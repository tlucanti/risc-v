==> flow/design.v <==
`timescale 1ns / 1ps
module flash(clk, reset, fl_req_i, fl_we_i, reg_addr_i, reg_wdata_i, reg_mask_i,
    reg_rdata_o, fl_int_o, fl_int_rst_i);
input   clk;
input   reset;
input           fl_req_i;
input           fl_we_i;
input   [31:0]  reg_addr_i;
input   [31:0]  reg_wdata_i;
input   [3:0]   reg_mask_i;
output  [31:0]  reg_rdata_o;
output          fl_int_o;
input           fl_int_rst_i;
reg     [31:0]  flash [7:0];
assign reg_rdata_o  = flash[reg_addr_i];
assign fl_int_o     = 1'd0;
always @(posedge clk) begin
    if (reset) begin
        flash[0] <= 31'd0;
        flash[1] <= 31'd0;
        flash[2] <= 31'd0;
        flash[3] <= 31'd0;
        flash[4] <= 31'd0;
        flash[5] <= 31'd0;
        flash[6] <= 31'd0;
        flash[7] <= 31'd0;
    end else begin
        if (fl_req_i) begin
            if (fl_we_i && reg_mask_i[0])
                flash[reg_addr_i[31:2]] [7:0]   <= reg_wdata_i[7:0];
            if (fl_we_i && reg_mask_i[1])
                flash[reg_addr_i[31:2]] [15:8]  <= reg_wdata_i[15:8];
            if (fl_we_i && reg_mask_i[2])
                flash[reg_addr_i[31:2]] [23:16] <= reg_wdata_i[23:16];
            if (fl_we_i && reg_mask_i[3])
                flash[reg_addr_i[31:2]] [31:24] <= reg_wdata_i[31:24];
        end
    end
end
endmodule
# --- Reports on flash ---
# Tool output for the design above, in the order of the flow.
# Line numbers count from 1 in the design file above.
# Library cell names are shortened.
design:
  design: "flash"
  clock: "clk"
  cell_library: "sky130hd"
  corner: "tt_025C_1v80"

# --- After elaboration ---
# Source: Yosys, flattened and elaborated, memories not mapped. Widths are those after wreduce; folded enables and synchronous resets count as part of the registers. Registers that Yosys merges into a memory's read port (data or address) are not register bits. Print and check cells do not count. Equal cells are merged and count once.
# Memory sizes are those after Yosys's memory passes, which may raise the word count (mostly to a power of two), join words into wider ones and drop unused or constant bits.
op_classes:
  reduce_and_logical: 4
  mux: 25
op_table:
  columns: ["cell", "n"]
  rows:
  - ["two-way mux 32 bit", 12]
  - ["two-way mux 1 bit", 13]
  - ["logical AND 1 bit", 4]
word_totals:
  memories: 1
  ram_bits: 256
  in_bits: 73
  regBits: 0
mem_list:
  columns: ["name", "words", "width", "line_no", "source"]
  rows:
  - ["flash", 8, 32, 14, "reg     [31:0]  flash [7:0];"]

# --- Depth ---
# Longest topological path by Yosys (ltp), each cell counted once; first at word level (registers and memories cut), then after technology mapping (sequential cells cut; the memories' decode and read muxes count).
logic_depth:
  depth_word: 4
  abc_area: 0
  ltp_mapped: 5

# --- Synthesis result ---
# Source: synth_stat.txt of the flow (Yosys; design flattened, memories mapped). It holds for the ABC_AREA given above (unset counts as 0); a run with the other value may have another netlist.
synth_totals:
  sequential_area_um2: 7687.4
  yosys_area_um2: 11828.8
  ffs: 256
  mapped_cells: 769
by_type:
  columns: ["cell", "n", "type_area_um2"]
  rows:
  - ["edfxtp_1", 256, 7.69E+03]
  - ["mux4_1", 56, 1.47E+03]
  - ["nor3_1", 256, 1.28E+03]
  - ["mux2_2", 32, 360.346]
  - ["o21bai_1", 32, 240.23]
  - ["clkbuf_1", 56, 210.202]
  - ["mux4_2", 8, 180.173]
  - ["clkinv_1", 32, 120.115]
  - ["buf_6", 7, 78.826]
  - ["buf_2", 13, 65.062]
  - ["nand4b_1", 4, 35.034]
  - ["or3b_1", 3, 26.275]
  - ["buf_1", 6, 22.522]
  - ["nand3b_1", 3, 22.522]
  - ["buf_4", 1, 7.507]
  - ["or3_1", 1, 6.256]
  - ["clkbuf_2", 1, 5.005]
  - ["nand3_1", 1, 5.005]
  - ["conb_1", 1, 3.754]

# --- Path before layout ---
# Source: OpenSTA report_checks on the synthesized netlist (no wires, ideal clock, input and output delay 20% of the period each), path of least setup slack; recovery checks are left aside. Register names are those of the netlist, which keeps one name where synthesis merged equal registers.
synth_path:
  path_type: "in2out"
  from: "in reg_addr_i[0]"
  to: "out reg_rdata_o[10]"
  arrival_time_ns: 1.833
  delay_ns: 1.117
  setup_slack_ns: 1.031
  path_buffers: 2
  input_delay_ns: 0.716
  launch_ns: 0.716
  required_time_ns: 2.864
  tclk_ns: 3.58
  driving_pins: 4
  synth_period_reached_ns: 2.549
# "delay_ns" is the arrival time less input delay plus setup time.
# A path that ends at an output port has no setup time.
# "driving_pins" counts driving pins, that of a launching flip-flop among them; a cell with two outputs on the path counts twice.
# "synth_period_reached_ns" = period - worst setup slack (recovery checks aside). The figure is calculated, with input and output delays left at 20% of the set period.
# Between the ends stands the longest chain of elaborated cells between them, by number of cells; it is not shown to be the way that was timed. Of several equally long chains one is given.
# Each line given opens the expression or statement behind the cell; cells for indexed reads and writes are added by Yosys, which also makes memories of some case tables.
# The chain passes a memory read, where the word-level depth is cut; so it can be longer than that depth.
synth_via:
  path_cell_list: "buf_6 -> buf_6 -> mux4_1 -> mux2_2"
  elab_chain_cells: 1
  cells_between: 1
  cone_lines: 1
  classes_between: "memory (1)"
synth_rtl:
  columns: ["item", "line_no", "source"]
  rows:
  - ["from (decl)", 8, "input   [31:0]  reg_addr_i;"]
  - ["memory (8 x 32 bit)", 14, "reg     [31:0]  flash [7:0];"]
  - ["to (decl)", 11, "output  [31:0]  reg_rdata_o;"]

# --- Worst path after layout ---
# From the final timing report of record 2: the path of least setup slack in the routed layout; clock arrival at registers is part of the times.
layout_path:
  path_type: "in2out"
  from: "in reg_addr_i[0]"
  to: "out reg_rdata_o[24]"
  arrival_time_ns: 1.90
  path_buffers: 4
  setup_slack_ns: 0.12
  required_time_ns: 2.02
  driving_pins: 6
  launch_ns: 0.50
  input_delay_ns: 0.50
  tclk_ns: 2.52
# Between the ends stands the longest chain of elaborated cells between them, by number of cells; it is not shown to be the way that was timed. Of several equally long chains one is given.
# The chain passes a memory read, where the word-level depth is cut; so it can be longer than that depth.
layout_via:
  path_cell_list: "buf_16 -> buf_6 -> buf_16 -> mux4_2 -> mux2_4 -> buf_2"
  elab_chain_cells: 1
  cells_between: 1
  cone_lines: 1
  classes_between: "memory (1)"
layout_rtl:
  columns: ["item", "line_no", "source"]
  rows:
  - ["from (decl)", 8, "input   [31:0]  reg_addr_i;"]
  - ["memory (8 x 32 bit)", 14, "reg     [31:0]  flash [7:0];"]
  - ["to (decl)", 11, "output  [31:0]  reg_rdata_o;"]

# flash through Yosys and OpenROAD on sky130hd: 2 stored runs, unordered, with their settings and measured results. The constraints put input and output delay at 20% of the set period each and load the outputs with 0.01 pF.
# "timing.achieved_period_ns" = clock period - worst setup slack. The figure is calculated, with input and output delays left at 20% of the set period.
# "worst_path_ns" means the part of the period allowed to the worst setup path (the constraints hold back 20% at inputs and 20% at outputs) less its slack; where the path has registers, the arrival times of their clocks count too.
# "final_power_mw": no workload was simulated; the value follows from the tool's default switching activity.
runs:
  - name: "record 1"
    settings:
      period_ns: 2.33
      CORE_UTILIZATION: 66
      SETUP_SLACK_MARGIN: 0.33
      PLACE_DENSITY_LB_ADDON: 0.06
      CORE_ASPECT_RATIO: 1.5
      CELL_PAD_IN_SITES_DETAIL_PLACEMENT: 1
      TNS_END_PERCENT: 80
      CTS_CLUSTER_DIAMETER: 353
      CAP_MARGIN: 15
      SLEW_MARGIN: 5
      MAX_ROUTING_LAYER: "met5"
      CORE_MARGIN: 2
    outcome: "stopped before the end: clock tree synthesis reported DPL-0033"
  - name: "record 2"
    settings:
      period_ns: 2.52
      CORE_UTILIZATION: 31
      SETUP_SLACK_MARGIN: 0.13
      PLACE_DENSITY: 0.42
      CELL_PAD_IN_SITES_DETAIL_PLACEMENT: 1
      TNS_END_PERCENT: 55
      ABC_AREA: 0
      GPL_ROUTABILITY_DRIVEN: 0
      CTS_CLUSTER_SIZE: 32
      CTS_CLUSTER_DIAMETER: 255
      MAX_ROUTING_LAYER: "met4"
      CAP_MARGIN: 20
      CORE_MARGIN: 2
      SLEW_MARGIN: 20
    results:
      post_synth_area_um2: 11828.8
      finish.utilization_frac: 0.377
      final_setup_ws_ns: 0.116
      timing.achieved_period_ns: 2.404
      tns_setup_ns: 0.000
      worst_hold_slack_ns: 0.796
      design.die.area_um2: 39736.4
      final_power_mw: 8.197
      worst_path_ns: 1.40
      path_kind: "in2out"
