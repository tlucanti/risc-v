==> flow/design.v <==
`timescale 1ns / 1ps
module miriscv_csr(clk, reset, csr_opcode_i, csr_mcause_i, csr_pc_i,
    csr_address_i, csr_write_data_i, csr_mie_o, csr_mtvec_o, csr_mepc_o,
    csr_read_data_o);
input           clk;
input           reset;
input   [2:0]   csr_opcode_i;
input   [31:0]  csr_mcause_i;
input   [31:0]  csr_pc_i;
input   [11:0]  csr_address_i;
input   [31:0]  csr_write_data_i;
output  [31:0]  csr_mie_o;
output  [31:0]  csr_mtvec_o;
output  [31:0]  csr_mepc_o;
output  [31:0]  csr_read_data_o;
reg     [31:0]  mie;
reg     [31:0]  mtvec;
reg     [31:0]  mscratch;
reg     [31:0]  mepc;
reg     [31:0]  mcause;
assign  csr_mie_o       = mie;
assign  csr_mtvec_o     = mtvec;
assign  csr_mepc_o      = mepc;
assign  csr_read_data_o = get_reg(csr_address_i);
always @(posedge clk) begin
    if (reset) begin
        mie         <= ~(32'd0);
        mtvec       <= 32'd0;
        mscratch    <= 32'd0;
        mepc        <= 32'd0;
        mcause      <= 32'd0;
    end else if (csr_opcode_i[2]) begin
        mepc        <= csr_pc_i;
        mcause      <= csr_mcause_i;
    end else if (csr_opcode_i != 2'd0) begin
        case (csr_address_i)
            12'h304: mie      <= do_instr(mie);
            12'h305: mtvec    <= do_instr(mtvec);
            12'h340: mscratch <= do_instr(mscratch);
            12'h341: mepc     <= do_instr(mepc);
            12'h342: mcause   <= do_instr(mcause);
        endcase
    end
end
function automatic [31:0] do_instr;
    input   [31:0]  reg_val;
    begin
        case (csr_opcode_i[1:0])
            2'd1: do_instr = csr_write_data_i;
            2'd2: do_instr = csr_write_data_i | reg_val;
            2'd3: do_instr = ~csr_write_data_i & reg_val;
        endcase
    end
endfunction
function automatic [31:0] get_reg;
    input   [11:0]  address;
    begin
        case (address)
            12'h304: get_reg = mie;
            12'h305: get_reg = mtvec;
            12'h340: get_reg = mscratch;
            12'h341: get_reg = mepc;
            12'h342: get_reg = mcause;
            default: get_reg = 32'd0;
        endcase
    end
endfunction
endmodule
## Step by step through the tools: miriscv_csr

Tool output for the design above, in the order of the flow.
Lines are those of the file above, counted from 1.
Operators: Yosys type, input widths -> output width; for muxes data width and select width s.
Not given: n/a

| inputs | value |
|---|---|
| design top | miriscv_csr |
| clock port | clk |
| standard-cell library | sky130hd |
| library corner | tt_025C_1v80 |

## Word-level counts

Yosys after proc, flatten, opt, wreduce and memory -nomap, before mapping. Memory bits, and registers merged into a memory's read port (data or address), are not among the register bits. Print and check cells are not counted. Equal cells are merged and count once.

| bit counts | value |
|---|---|
| flip-flop bits (word level) | 160 |
| latch bits | 0 |
| bits in writable memories | 0 |
| ROM bits | 0 |
| clocked read ports x word width | 0 |
| memories kept | 0 |
| input bits | 113 |
| elaborated cells | 46 |

| operators by class | value |
|---|---|
| add/subtract/negate cells | 0 |
| multiply operators | 0 |
| div/mod/pow operators | 0 |
| magnitude comparators | 0 |
| eq/ne operators | 8 |
| shift-type cells | 0 |
| mux-type cells | 12 |
| bitwise gates (word level) | 12 |
| reduce/logical cells | 9 |

Operator list:

| cell | number |
|---|---|
| $pmux 32 s3 | 5 |
| $mux 32 | 6 |
| $and 32x32->32 | 5 |
| $or 32x32->32 | 5 |
| $pmux 32 s5 | 1 |
| $eq 12x10->1 const B | 5 |
| $not 32->32 | 1 |
| $reduce_and 3->1 | 3 |
| $reduce_bool 2->1 | 3 |
| $eq 2x2->1 const B | 2 |
| $reduce_and 2->1 | 2 |
| $reduce_bool 3->1 | 1 |
| $eq 2x1->1 const B | 1 |
| $not 1->1 | 1 |

## Logic depth

Depth = most cells in a row (Yosys ltp): at word level without a register or memory, in the mapped netlist without a sequential cell, where the memories' decode and read muxes count.

| logic depth | value |
|---|---|
| depth in word-level cells | 6 |
| ABC_AREA | 0 |
| depth in mapped cells | 8 |
| depth with buffers taken out | 4 |

## After synthesis

Source: synth_stat.txt of the flow (Yosys; design flattened, memories mapped). It holds for the ABC_AREA given above (unset counts as 0); a run with the other value may have another netlist.
The area totals of this step are shown rounded.

| mapped netlist | value |
|---|---|
| cells in the netlist | 1107 |
| mapped area | 9140 µm² |
| area of sequential cells | 3200 µm² |
| flip-flops | 160 |
| buffer cells | 125 |

Cells by type:

| cell type | number |
|---|---|
| sky130_fd_sc_hd__dfxtp_1 | 160 |
| sky130_fd_sc_hd__mux2i_1 | 61 |
| sky130_fd_sc_hd__o21ai_0 | 96 |
| sky130_fd_sc_hd__clkbuf_1 | 115 |
| sky130_fd_sc_hd__a22o_1 | 49 |
| sky130_fd_sc_hd__nand2_1 | 100 |
| sky130_fd_sc_hd__a311oi_1 | 32 |
| sky130_fd_sc_hd__o311ai_0 | 32 |
| sky130_fd_sc_hd__a221oi_1 | 29 |
| sky130_fd_sc_hd__a2bb2oi_1 | 28 |
| sky130_fd_sc_hd__o31ai_1 | 32 |
| sky130_fd_sc_hd__nor2b_1 | 35 |
| sky130_fd_sc_hd__o21bai_1 | 29 |
| sky130_fd_sc_hd__and3_1 | 34 |
| sky130_fd_sc_hd__nand4_1 | 34 |
| sky130_fd_sc_hd__o21a_1 | 28 |
| sky130_fd_sc_hd__a31oi_1 | 32 |
| sky130_fd_sc_hd__a21oi_1 | 36 |

Not listed: further types 25, cells in them 145.

## Path before layout

Source: OpenSTA report_checks on the synthesized netlist (no wires, ideal clock, input and output delay 20% of the period each), path of least setup slack; recovery checks are left aside. Register names are those of the netlist, which keeps one name where synthesis merged equal registers.

| timing path post-synthesis | value |
|---|---|
| path kind | input to output |
| start | input port csr_address_i[3] |
| end | output port csr_read_data_o[29] |
| period | 4.06 ns |
| external input delay | 0.812 ns |
| output delay | 0.812 ns |
| arrival time | 2.447 ns |
| slack | 0.801 ns |
| delay of the path | 1.635 ns |
| driving pins on the path | 5 |
| synthesis period reached | 3.259 ns |

"delay of the path" = arrival - input delay + setup time.
At an output port there is no setup time.
"driving pins on the path" counts driving pins, that of a launching flip-flop among them; a cell with two outputs on the path counts twice.
"synthesis period reached" = period - worst setup slack (recovery checks aside). The figure is calculated, with input and output delays left at 20% of the set period.
Between the ends stands the longest chain of elaborated cells between them, by number of cells; it is not shown to be the way that was timed. Of several equally long chains one is given.
A line is the first line of the expression or statement that the cell stems from. Yosys adds cells for indexed reads and writes and turns some case tables into memories.

| between the ends, post-synthesis | value |
|---|---|
| cells stage by stage | sky130_fd_sc_hd__or4_1 sky130_fd_sc_hd__or3_1 sky130_fd_sc_hd__clkbuf_1 sky130_fd_sc_hd__clkbuf_1 sky130_fd_sc_hd__o221ai_1 |
| length of the longest elaborated chain | 2 |

Ends and longest elaborated chain, post-synthesis:

| item | line | text |
|---|---|---|
| start: declaration | 10 | `input   [11:0]  csr_address_i;` |
| $eq 12x10->1 | 58 | `case (address)` |
| $pmux 32 s5 | 58 |  |
| end: declaration | 15 | `output  [31:0]  csr_read_data_o;` |

## Worst path after layout

From the final timing report of run 1: the path of least setup slack in the routed layout; clock arrival at registers is part of the times.

| timing path after layout | value |
|---|---|
| path kind | input to output |
| start | input port csr_address_i[5] |
| end | output port csr_read_data_o[25] |
| period | 3.02 ns |
| external input delay | 0.60 ns |
| output delay | 0.60 ns |
| arrival time | 2.49 ns |
| slack | -0.07 ns |
| driving pins on the path | 8 |

Between the ends stands the longest chain of elaborated cells between them, by number of cells; it is not shown to be the way that was timed. Of several equally long chains one is given.

| between the ends, after layout | value |
|---|---|
| cells stage by stage | sky130_fd_sc_hd__buf_8 sky130_fd_sc_hd__or4_4 sky130_fd_sc_hd__or3_4 sky130_fd_sc_hd__clkbuf_16 sky130_fd_sc_hd__clkbuf_16 sky130_fd_sc_hd__a2bb2oi_2 sky130_fd_sc_hd__o21ai_1 sky130_fd_sc_hd__buf_2 |
| length of the longest elaborated chain | 2 |

Ends and longest elaborated chain, after layout:

| item | line | text |
|---|---|---|
| start: declaration | 10 | `input   [11:0]  csr_address_i;` |
| $eq 12x10->1 | 58 | `case (address)` |
| $pmux 32 s5 | 58 |  |
| end: declaration | 15 | `output  [31:0]  csr_read_data_o;` |

Ticket comment

Design miriscv_csr on sky130hd. What follows are 2 stored runs of the flow, each under its own settings; their order means nothing. The constraints put input and output delay at 20% of the set period each and load the outputs with 0.01 pF.
By "period achieved" is meant the clock period of the run minus its worst setup slack. This is arithmetic on one report: input and output delays are still those of the set period (20% each).
"worst path time": the worst setup path's part of the clock period (all of it between registers, 20% less for each end at a port) less its slack. A launch clock that arrives late makes it longer, a capture clock that arrives late makes it shorter.
"total power after layout" is the tool's figure for a default switching activity; nothing was simulated.
The measured numbers are rounded.

#### Run 1

| setting | value |
|---|---|
| period_ns | `3.02` |
| CORE_UTILIZATION | `23` |
| SETUP_SLACK_MARGIN | `0.12` |
| PLACE_DENSITY_LB_ADDON | `0.02` |
| HOLD_SLACK_MARGIN | `0.04` |
| ABC_AREA | `0` |
| GPL_TIMING_DRIVEN | `0` |
| SLEW_MARGIN | `35` |
| CAP_MARGIN | `20` |
| CORE_MARGIN | `2` |

| result | value |
|---|---|
| total power after layout | 5.28 mW |
| period achieved | 3.091 ns |
| setup total negative slack | -0.457 ns |
| worst path time | 1.88 ns |
| critical path kind | input to output |
| setup slack of the critical path | -0.071 ns |
| cell area after synthesis | 9140 µm² |
| lowest hold slack | 0.464 ns |
| die footprint | 41400 µm² |
| utilization | 33.1% |
| area of the standard cells in the finished layout | 13100 µm² |

#### Run 2

| setting | value |
|---|---|
| period_ns | `2.2` |
| CORE_UTILIZATION | `42` |
| PLACE_DENSITY | `0.44` |
| GPL_TIMING_DRIVEN | `1` |
| GPL_ROUTABILITY_DRIVEN | `1` |
| CAP_MARGIN | `20` |
| MIN_ROUTING_LAYER | `met2` |
| MAX_ROUTING_LAYER | `met4` |
| CORE_MARGIN | `2` |
| SLEW_MARGIN | `20` |

| result | value |
|---|---|
| die footprint | 23000 µm² |
| total power after layout | 7.47 mW |
| utilization | 63.7% |
| period achieved | 2.543 ns |
| cell area after synthesis | 9140 µm² |
| area of the standard cells in the finished layout | 13500 µm² |
| setup slack of the critical path | -0.343 ns |
| worst path time | 1.66 ns |
| critical path kind | input to output |
| lowest hold slack | 0.333 ns |
| setup total negative slack | -9.04 ns |
